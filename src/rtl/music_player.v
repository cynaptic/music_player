==> flow/design.v <==
`timescale 1ns / 1ps
module music_player #(
    parameter CLK_FREQ  = 50_000_000,
    parameter BEAT_FREQ = 4
)(
    input  wire       clk,
    input  wire       rst_n,
    input  wire       play,
    output wire [2:0] note_out,    
    output wire [3:0] beat_out,    
    output wire       rest_out,    
    output wire       end_flag,    
    output wire [5:0] addr_out     
);
    reg  [5:0] addr;
    wire [7:0] rom_data;
    music_rom rom(.addr(addr), .data(rom_data));
    assign note_out = rom_data[2:0];
    assign beat_out = rom_data[6:3];
    assign rest_out = rom_data[7];
    assign end_flag = (rom_data == 8'hFF);
    assign addr_out = addr;
    localparam BEAT_CYCLES = CLK_FREQ / BEAT_FREQ;
    reg [31:0] clk_cnt;
    reg [3:0]  beat_cnt;
    always @(posedge clk or negedge rst_n) begin
        if (!rst_n) begin
            addr <= 0;
            clk_cnt <= 0;
            beat_cnt <= 1;
        end else if (play && !end_flag) begin
            if (clk_cnt >= BEAT_CYCLES - 1) begin
                clk_cnt <= 0;
                if (beat_cnt >= rom_data[6:3]) begin
                    beat_cnt <= 1;
                    addr <= addr + 1;
                end else begin
                    beat_cnt <= beat_cnt + 1;
                end
            end else begin
                clk_cnt <= clk_cnt + 1;
            end
        end
    end
endmodule
module music_rom (
    input  wire [5:0] addr,
    output reg  [7:0] data
);
    always @(*) begin
        case (addr)
            6'h00: data = 8'h10;   
            6'h01: data = 8'h10;   
            6'h02: data = 8'h14;   
            6'h03: data = 8'h14;   
            6'h04: data = 8'h15;   
            6'h05: data = 8'h15;   
            6'h06: data = 8'h24;   
            6'h07: data = 8'h13;   
            6'h08: data = 8'h13;   
            6'h09: data = 8'h12;   
            6'h0A: data = 8'h12;   
            6'h0B: data = 8'h11;   
            6'h0C: data = 8'h11;   
            6'h0D: data = 8'h20;   
            6'h0E: data = 8'h14;   
            6'h0F: data = 8'h14;   
            6'h10: data = 8'h13;   
            6'h11: data = 8'h13;   
            6'h12: data = 8'h12;   
            6'h13: data = 8'h12;   
            6'h14: data = 8'h21;   
            6'h15: data = 8'h14;   
            6'h16: data = 8'h14;   
            6'h17: data = 8'h13;   
            6'h18: data = 8'h13;   
            6'h19: data = 8'h12;   
            6'h1A: data = 8'h12;   
            6'h1B: data = 8'h21;   
            6'h1C: data = 8'h10;   
            6'h1D: data = 8'h10;   
            6'h1E: data = 8'h14;   
            6'h1F: data = 8'h14;   
            6'h20: data = 8'h15;   
            6'h21: data = 8'h15;   
            6'h22: data = 8'h24;   
            6'h23: data = 8'h13;   
            6'h24: data = 8'h13;   
            6'h25: data = 8'h12;   
            6'h26: data = 8'h12;   
            6'h27: data = 8'h11;   
            6'h28: data = 8'h11;   
            6'h29: data = 8'h20;   
            6'h2A: data = 8'hFF;   
            default: data = 8'hFF;
        endcase
    end
endmodule
# From RTL to reports: music_player
# What the tools print for music_player, step after step.
# Line numbers count from 1 in the design file above.
# Not given: n/a
# inputs
top_module,music_player
clock_port,clk
cell_library,sky130hd
lib_corner,tt_025C_1v80

# Word level
# Yosys after proc, flatten, opt, wreduce and memory -nomap, before mapping. Enables and synchronous resets that opt folds into registers are not counted as muxes. Memory bits, and registers merged into a memory's read port (data or address), are not among the register bits. Print and check cells are not counted. Equal cells are merged and count once.
# Yosys's memory passes give these memory sizes; they may raise the number of words (mostly to a power of two), join words into wider ones and drop unused or constant bits.
# word_totals
rom_bits,512
ff_bits,42
in_bits,3
mem_count,1
# mem_list
name,size,width,rd,wr,line_no,text
(no name shown),64,8,1,0,51,case (addr)
# op_classes
mux,2
cmp,2
equal,1
n_addsub,3
reduce_logical,4
# op_table
cell,count
32-bit by 1-bit adder with 32-bit output with constant B,1
32-bit by 24-bit greater-or-equal comparator with 1-bit output with constant B,1
32-bit two-way mux,1
8-bit == test with constant B,1
6-bit by 1-bit adder with 6-bit output with constant B,1
4-bit by 1-bit adder with 4-bit output with constant B,1
4-bit greater-or-equal comparator,1
4-bit two-way mux,1
3-bit AND reduction,1
2-bit AND reduction,1
1-bit logical AND,1
1-bit zero test,1

# Longest topological paths
# Depth = most cells in a row (Yosys ltp): at word level without a register or memory, in the mapped netlist without a sequential cell, where the memories' decode and read muxes count.
# depth
word_depth,4
ABC_AREA,0
depth_mapped,11

# Netlist
# Source: synth_stat.txt of the flow (Yosys; design flattened, memories mapped). It holds for the ABC_AREA given above (unset counts as 0); a run with the other value may have another netlist.
# Totals and module areas in this step are rounded.
# mapped
mapped_area_um2,2850
seq_area_um2,1050
ff_cells,42
mapped_cells,326
n_buf,16
# by_type
type,count,area_total_um2
sky130_fd_sc_hd__dfrtp_1,41,1.03E+03
sky130_fd_sc_hd__ha_1,15,187.68
sky130_fd_sc_hd__nand3_1,22,110.106
sky130_fd_sc_hd__o21ai_0,22,110.106
sky130_fd_sc_hd__a21oi_1,21,105.101
sky130_fd_sc_hd__nand2_1,27,101.347
sky130_fd_sc_hd__o21a_1,12,90.086
sky130_fd_sc_hd__nor4_1,13,81.328
sky130_fd_sc_hd__a22o_1,9,78.826
sky130_fd_sc_hd__inv_1,21,78.826
sky130_fd_sc_hd__or4_1,8,60.058
sky130_fd_sc_hd__nor2_1,14,52.55
sky130_fd_sc_hd__mux2i_1,5,50.048
sky130_fd_sc_hd__nor3_1,9,45.043
sky130_fd_sc_hd__and3_1,6,37.536
sky130_fd_sc_hd__o31ai_1,5,37.536
sky130_fd_sc_hd__buf_2,7,35.034
sky130_fd_sc_hd__and2_1,5,31.28
# Other cell types: 36; their cells: 64.
# The figures by module come from a second, unflattened synthesis with its own total; it is not the netlist above.
# unflattened
cells_unflattened,278
area_unflattened_um2,2580
# Rows give one instance, submodules left out.
# by_module
module,area_um2,instances,cells
music_player,2150,1,216
music_rom,439,1,62

# Timing after synthesis
# Source: OpenSTA report_checks on the synthesized netlist (no wires, ideal clock, input and output delay 20% of the period each), path of least setup slack; recovery checks are left aside. Register names are those of the netlist, which keeps one name where synthesis merged equal registers.
# synth_timing
kind,flip-flop to flip-flop
from,reg addr[2]
to,reg addr[1]
setup_time_ns,0.125
path_slack_ns,1.634
path_buffers,1
t_first_pin_ns,0.000
period_ns,4.44
path_delay_ns,2.806
stages,12
arrival_ns,2.681
synth_period_reached_ns,2.806
# "path_delay_ns" is the arrival time less input delay plus setup time.
# "stages" counts driving pins, that of a launching flip-flop among them; a cell with two outputs on the path counts twice.
# "synth_period_reached_ns" = period - worst setup slack (recovery checks aside). The figure is calculated, with input and output delays left at 20% of the set period.
# The rows between start and end are the longest chain of elaborated cells between them; the timing report does not say that the signal goes this way. Where chains are equally long, one stands for them.
# A line is the first line of the expression or statement that the cell stems from. Yosys adds cells for indexed reads and writes and turns some case tables into memories.
# The chain passes a memory read, where the word-level depth is cut; so it can be longer than that depth.
# synth_between
path_cell_list,sky130_fd_sc_hd__dfrtp_1 -> sky130_fd_sc_hd__clkbuf_1 -> sky130_fd_sc_hd__inv_1 -> sky130_fd_sc_hd__ha_1 -> sky130_fd_sc_hd__nor4bb_1 -> sky130_fd_sc_hd__a21oi_1 -> sky130_fd_sc_hd__o21ai_0 -> sky130_fd_sc_hd__ha_1 -> sky130_fd_sc_hd__nand2_1 -> sky130_fd_sc_hd__o21ai_0 -> sky130_fd_sc_hd__nand3_1 -> sky130_fd_sc_hd__mux2_2
elab_chain_cells,5
# synth_rtl
item,line_no,text
"start, declared",15,reg  [5:0] addr;
"start, assigned",28,addr <= 0;
"start, assigned",36,addr <= addr + 1;
memory read 64 x 8 bit,51,case (addr)
8-bit == test,21,assign end_flag = (rom_data == 8'hFF);
1-bit zero test,31,end else if (play && !end_flag) begin
1-bit logical AND,31,
3-bit AND reduction,n/a,
"end, assigned",28,
"end, assigned",36,
"end, declared",15,

# Path in the finished layout
# From the final timing report of flow run A: the path of least setup slack in the routed layout; clock arrival at registers is part of the times.
# layout_timing
kind,flip-flop to flip-flop
from,reg addr[0]
to,reg beat_cnt[3]
setup_time_ns,0.10
path_buffers,1
period_ns,2.33
arrival_ns,2.63
t_first_pin_ns,0.29
path_slack_ns,-0.12
stages,12
# The rows between start and end are the longest chain of elaborated cells between them; the timing report does not say that the signal goes this way. Where chains are equally long, one stands for them.
# The chain passes a memory read, where the word-level depth is cut; so it can be longer than that depth.
# At most two assigning lines are given for a register; there are more.
# layout_between
path_cell_list,sky130_fd_sc_hd__dfrtp_2 -> sky130_fd_sc_hd__inv_4 -> sky130_fd_sc_hd__ha_4 -> sky130_fd_sc_hd__buf_4 -> sky130_fd_sc_hd__mux2i_4 -> sky130_fd_sc_hd__nor2_1 -> sky130_fd_sc_hd__a21o_1 -> sky130_fd_sc_hd__ha_4 -> sky130_fd_sc_hd__a21oi_4 -> sky130_fd_sc_hd__o21a_4 -> sky130_fd_sc_hd__a211o_1 -> sky130_fd_sc_hd__a22o_1
elab_chain_cells,5
# layout_rtl
item,line_no,text
"start, declared",15,reg  [5:0] addr;
"start, assigned",28,addr <= 0;
"start, assigned",36,addr <= addr + 1;
memory read 64 x 8 bit,51,case (addr)
8-bit == test,21,assign end_flag = (rom_data == 8'hFF);
1-bit zero test,31,end else if (play && !end_flag) begin
1-bit logical AND,31,
2-bit AND reduction,n/a,
"end, assigned",30,beat_cnt <= 1;
"end, assigned",38,beat_cnt <= beat_cnt + 1;
"end, declared",25,reg [3:0]  beat_cnt;

Stored flow runs of music_player (2 of them; Yosys, OpenROAD, sky130hd). They differ in their settings and are not a sequence. Constraints: input delay and output delay 20% of the set period each, output load 0.01 pF.
Values from the reports are rounded here.

Flow run A, flow files:
==> flow/run.sh <==
#!/bin/bash
# the make line also repeats the synthesis and layout settings of config.mk as NAME=value (left out here)
make -C /OpenROAD-flow-scripts/flow DESIGN_CONFIG=/design/flow/config.mk WORK_HOME=/design/flow/orfs CLKGATE_MAP_FILE= finish
==> flow/config.mk <==
export PLATFORM = sky130hd
export DESIGN_NAME = music_player
export DESIGN_NICKNAME = music_player
export VERILOG_FILES = /design/flow/design.v
export SDC_FILE = /design/flow/constraint.sdc
export NUM_CORES = 4
export LEC_CHECK = 0
export ABC_AREA = 0
export CAP_MARGIN = 20
export CORE_MARGIN = 7
export CORE_UTILIZATION = 46
export CTS_CLUSTER_DIAMETER = 55
export PLACE_DENSITY_LB_ADDON = 0.09
export SETUP_SLACK_MARGIN = 0.23
export SLEW_MARGIN = 20
export TNS_END_PERCENT = 95
==> flow/constraint.sdc <==
create_clock -name core_clock -period 2.33 [get_ports {clk}]
set_input_delay 0.4660 -clock core_clock [delete_from_list [all_inputs] [get_ports {clk}]]
set_output_delay 0.4660 -clock core_clock [all_outputs]
set_load 0.01 [all_outputs]

==> results of flow run A, as CSV <==
result,value
layout_utilization_pct,71.5
design.die.area_um2,8590
fin_tns_ns,-0.887
ws_setup_ns,-0.117
yosys.chip_area_um2,2850

Flow run B, flow files:
==> flow/run.sh <==
#!/bin/bash
# the make line also repeats the synthesis and layout settings of config.mk as NAME=value (left out here)
make -C /OpenROAD-flow-scripts/flow DESIGN_CONFIG=/design/flow/config.mk WORK_HOME=/design/flow/orfs CLKGATE_MAP_FILE= finish
==> flow/config.mk <==
export PLATFORM = sky130hd
export DESIGN_NAME = music_player
export DESIGN_NICKNAME = music_player
export VERILOG_FILES = /design/flow/design.v
export SDC_FILE = /design/flow/constraint.sdc
export NUM_CORES = 4
export LEC_CHECK = 0
export CAP_MARGIN = 35
export CELL_PAD_IN_SITES_DETAIL_PLACEMENT = 2
export CORE_ASPECT_RATIO = 1.3
export CORE_MARGIN = 2
export CORE_UTILIZATION = 52
export CTS_CLUSTER_DIAMETER = 328
export CTS_CLUSTER_SIZE = 57
export GPL_ROUTABILITY_DRIVEN = 1
export GPL_TIMING_DRIVEN = 0
export HOLD_SLACK_MARGIN = 0.25
export MAX_ROUTING_LAYER = met5
export MIN_ROUTING_LAYER = met1
export PLACE_DENSITY = 0.91
export SETUP_SLACK_MARGIN = 0.51
export SLEW_MARGIN = 20
==> flow/constraint.sdc <==
create_clock -name core_clock -period 3.55 [get_ports {clk}]
set_input_delay 0.7100 -clock core_clock [delete_from_list [all_inputs] [get_ports {clk}]]
set_output_delay 0.7100 -clock core_clock [all_outputs]
set_load 0.01 [all_outputs]

Flow run B: incomplete, placement halted on DPL-0033
